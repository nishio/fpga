==> flow/design.v <==
module VGA(clk, rgb_out, hsync, vsync, write_addr, wdata, write_en, reset_vram);
	input clk;
	output [2:0]rgb_out;
	output hsync, vsync;
	input [14:0] write_addr;
	input wdata, write_en, reset_vram;
	reg vga_clk, i_hs, i_vs, i_hdisp, i_vdisp;
	reg rgb_reg;
	reg [9:0]hcount, vcount;
	wire [9:0]x, y;
	wire [9:0]dx, dy;
	wire q_sig;
	wire [2:0]color;
	wire [14:0] read_addr;
	RAM160x120	vram (
		.clock ( clk ),
		.data ( wdata ),
		.rdaddress ( read_addr ),
		.wraddress ( write_addr ),
		.wren ( write_en ),
		.q ( q_sig )
	);
	always @(posedge clk) begin
		vga_clk = ~vga_clk;
	end
	always @(posedge vga_clk) begin
		if(hcount == 800 - 1)
			hcount = 0;
		else
			hcount = hcount + 10'd1;
	end
	always @(posedge vga_clk) begin
		if(hcount == 0)
			i_hs = 0;
		else if(hcount == 96)
			i_hs = 1;
	end
	always @(posedge vga_clk) begin
		integer start_display = 96 + 40 + 8;
		if(hcount == start_display)
			i_hdisp = 1;
		else if(hcount == start_display + 640)
			i_hdisp = 0;
	end
	always @(posedge i_hs) begin
		if(vcount == 520)
			vcount = 0;
		else
			vcount = vcount + 1'd1;
	end
	always @(posedge i_hs) begin
		if(vcount == 0)
			i_vs = 0;
		else if(vcount == 2)  
			i_vs = 1;
	end
	always @(posedge i_hs) begin
		if(vcount == 31)  
			i_vdisp = 1;
		else if(vcount == 511)  
			i_vdisp = 0;
	end
	assign x = hcount - 10'd144;
	assign y = vcount - 10'd35;
	assign read_addr = (x / 15'd4) + (y / 15'd4) * 15'd160;
	assign hsync = i_hs;
	assign vsync = i_vs;
	assign color = q_sig & ~(x[1:0] == 0 | y[1:0] == 0) ? 3'b001 : 3'b111;
	assign rgb_out = (i_hdisp & i_vdisp) ? color : 3'b000;
endmodule
module LFSR(clk, bits);
	input clk;
	output [166:0] bits;
	reg [166:0] lfsr = 166'h0123456789ABCDEF_CAFEBABE_DEADBEEF;
	always @(posedge clk) begin
		lfsr[0] <= ^{lfsr[160], lfsr[166]};
		lfsr[166:1] <= lfsr[165:0];
	end
	assign bits = lfsr;
endmodule
module DE0etude(switch, dip, clk, gpio, led, hsync, vsync, rgb);
	input [2:0] switch;
	input [9:0] dip;
	input clk;
	input [4:0] gpio;
	output [9:0] led;
	output hsync, vsync;
	output [2:0] rgb;
	wire [166:0] lfsr;
	LFSR LFSR_instance(clk, lfsr);
	wire [2:0]rgb_in = gpio[2:0];
	wire hsync_in = gpio[3];
	wire vsync_in = gpio[4];
	reg [19:0] in_addr;
	reg [9:0] in_h, in_v, in_x, in_y;	
	reg vga_clk;
	always @(posedge vga_clk) begin
		if(~vsync_in) begin
			in_h <= 0;
			in_v <= 0;
		end else begin
			if(in_h == 800 - 1) begin
				in_h <= 0;
				if(in_v == 525 - 1) begin
					in_v <= 0;
				end else begin
					in_v <= in_v + 10'b1;
				end
			end else begin
				in_h <= in_h + 10'b1;
			end
		end
	end
	always @(posedge vga_clk) begin
		if(33 < in_v && in_v < 480 + 33 && 152 < in_h && in_h < 152 + 640 )begin
			if((in_h - 152) & 3 == 0 && (in_v - 33) & 3 == 0) begin
				write_en = 1;
				write_addr = ((in_h - 152) / 4) + (in_v - 33) / 4 * 160;
				wdata = rgb_in[0];
			end else begin
				write_en = 0;
			end
		end
	end
	function make_output;
		input wdata;
		input [19:0] write_addr;
		input [9:0] dip;
		input [2:0] switch;
		begin
			make_output = (
				wdata
				& ~dip[0]  
				| dip[1]   
			);
		end
	endfunction
	wire cell_q;
	reg [14:0] write_addr;
	reg wdata = 0, write_en;
	VGA vga_module(
		clk, rgb, hsync, vsync,
		write_addr, make_output(wdata, write_addr, dip, switch),
		write_en, 0
	);
	reg [31:0] divide;
	reg shift_clk, rule_clk, addr_clk;
	reg blink;
	assign led[0] = blink;
	always @(posedge clk) begin
		vga_clk = ~vga_clk;
		divide = divide + 1'd1;
		if(divide >= 32'd50_000_000) begin
			blink <= ~blink;
			divide = 0;
		end
	end
endmodule
# Step by step through the tools: LFSR
# Tool output for the design above, in the order of the flow.
# Line numbers count from 1 in the design file above.
# Operators carry their Yosys type and port widths (W data, S select, Z words).
# Library cell names are shortened.
# The mark -- stands for no value.
[setup]
top_module = "LFSR"
clock_port = "clk"
library = "sky130hd"
lib_corner = "tt_025C_1v80"

# Word level
# Yosys after proc, flatten, opt, wreduce and memory -nomap, before mapping. Enables and synchronous resets that opt folds into registers are not counted as muxes. Memory bits, and registers merged into a memory's read port (data or address), are not among the register bits. Print and check cells are not counted. Equal cells are merged and count once.
[word_totals]
register_bits = 167
elab_cells = 2
in_bits = 1
[op_classes]
reduce_and_logical = 1
[ops]
columns = ["op", "n"]
rows = [
  ["$reduce_xor A2 Y1", 1],
]

# Logic depth
# Longest topological path by Yosys (ltp), each cell counted once; first at word level (registers and memories cut), then after technology mapping (sequential cells cut; the memories' decode and read muxes count).
[logic_depth]
word_depth = 1
abc_area = 0
ltp_mapped = 1
mapped_depth_nobuf = 1

# Netlist
# Source: synth_stat.txt of the flow (Yosys; design flattened, memories mapped). It holds for the ABC_AREA given above (unset counts as 0); a run with the other value may have another netlist.
# The area totals of this step are shown rounded.
[by_type]
columns = ["type", "n", "area_total_um2"]
rows = [
  ["dfxtp_1", 167, 3.34E+03],
  ["xor2_1", 1, 8.758],
]
[synth_totals]
stdcells = 168
seq_area_mm2 = 0.0033
buf_cells = 0
ff_cells = 167
area_mm2 = 0.0034

# Path before layout
# Source: OpenSTA report_checks on the synthesized netlist (no wires, ideal clock, input and output delay 20% of the period each), path of least setup slack; recovery checks are left aside. Register names are those of the netlist, which keeps one name where synthesis merged equal registers.
[synth_timing]
kind = "flip-flop to flip-flop"
start = "register lfsr[160]"
end = "register lfsr[0]"
tclk_ns = 0.689
arrival_time_ns = 0.486
path_slack_ns = 0.079
path_buffers = 0
driving_pins = 2
delay_ns = 0.610
synth_period_reached_ns = 0.61
# "delay_ns" is the arrival time less input delay plus setup time.
# "driving_pins": output pins that drive a net of the path, with the launching flip-flop's if there is one; two outputs of one cell count as two.
# "synth_period_reached_ns" is the clock period less the worst setup slack; recovery checks do not enter. This is arithmetic on one report: input and output delays are still those of the set period (20% each).
# Between the ends stands the longest chain of elaborated cells between them, by number of cells; it is not shown to be the way that was timed. Of several equally long chains one is given.
# A line is the first line of the expression or statement that the cell stems from. Yosys adds cells for indexed reads and writes and turns some case tables into memories.
[synth_between]
path_cell_list = "dfxtp_1 > xor2_1"
elab_chain_len = 1
[synth_lines]
columns = ["element", "line_no", "source"]
rows = [
  ["from (decl)", 74, "reg [166:0] lfsr = 166'h0123456789ABCDEF_CAFEBABE_DEADBEEF;"],
  ["from (assign)", 77, "lfsr[166:1] <= lfsr[165:0];"],
  ["$reduce_xor A2 Y1", 76, "lfsr[0] <= ^{lfsr[160], lfsr[166]};"],
  ["to (assign)", 76, ""],
  ["to (decl)", 74, ""],
]

# Worst path after layout
# From the final timing report of run B: the path of least setup slack in the routed layout; clock arrival at registers is part of the times.
[layout_timing]
kind = "flip-flop to output port"
start = "register lfsr[98]"
end = "output port bits[98]"
path_buffers = 1
path_slack_ns = 0.05
driving_pins = 2
tclk_ns = 1.28
out_delay_ns = 0.26
arrival_time_ns = 0.98
[layout_between]
path_cell_list = "dfxtp_2 > buf_6"
elab_chain_len = 0
[layout_lines]
columns = ["element", "line_no", "source"]
rows = [
  ["from (decl)", 74, "reg [166:0] lfsr = 166'h0123456789ABCDEF_CAFEBABE_DEADBEEF;"],
  ["from (assign)", 77, "lfsr[166:1] <= lfsr[165:0];"],
  ["to (decl)", 73, "output [166:0] bits;"],
]

# Below are 2 stored runs of the flow (Yosys, OpenROAD; platform sky130hd) on LFSR, each with its settings and what was measured, unordered. Constraints: input delay and output delay 20% of the set period each, output load 0.01 pF.
# "period_less_ws_ns" is the run's clock period less its worst setup slack. It is reckoned from that one timing run; input and output delays stay at 20% of the period that was set.
# "critical_path_time_ns": the worst setup path's part of the clock period (all of it between registers, 20% less for each end at a port) less its slack. A launch clock that arrives late makes it longer, a capture clock that arrives late makes it shorter.
# Measured values are rounded.

[[run]]
name = "run A"
[run.settings]
period_ns = 0.773
CORE_UTILIZATION = 48
SETUP_SLACK_MARGIN = -0.01
PLACE_DENSITY = 0.41
CORE_MARGIN = 7
TNS_END_PERCENT = 25
CAP_MARGIN = 20
SLEW_MARGIN = 20
[run.results]
outcome = "not finished: clock tree synthesis ended with error DPL-0033"

[[run]]
name = "run B"
[run.settings]
period_ns = 1.28
CORE_UTILIZATION = 30
SETUP_SLACK_MARGIN = 0.14
PLACE_DENSITY_LB_ADDON = 0.16
HOLD_SLACK_MARGIN = 0.22
CELL_PAD_IN_SITES_GLOBAL_PLACEMENT = 1
GPL_ROUTABILITY_DRIVEN = 1
CTS_CLUSTER_SIZE = 50
CAP_MARGIN = 35
SLEW_MARGIN = 30
CORE_MARGIN = 2
[run.results]
final_stdcell_area_mm2 = 0.0064
total_die_area_mm2 = 0.012
period_less_ws_ns = 1.234
yosys.chip_area_mm2 = 0.0034
critical_path_time_ns = 0.98
critical_path_type = "flip-flop to output port"
hold_worst_slack_ns = 0.35
tns_setup_ns = 0.000
ws_setup_ns = 0.046
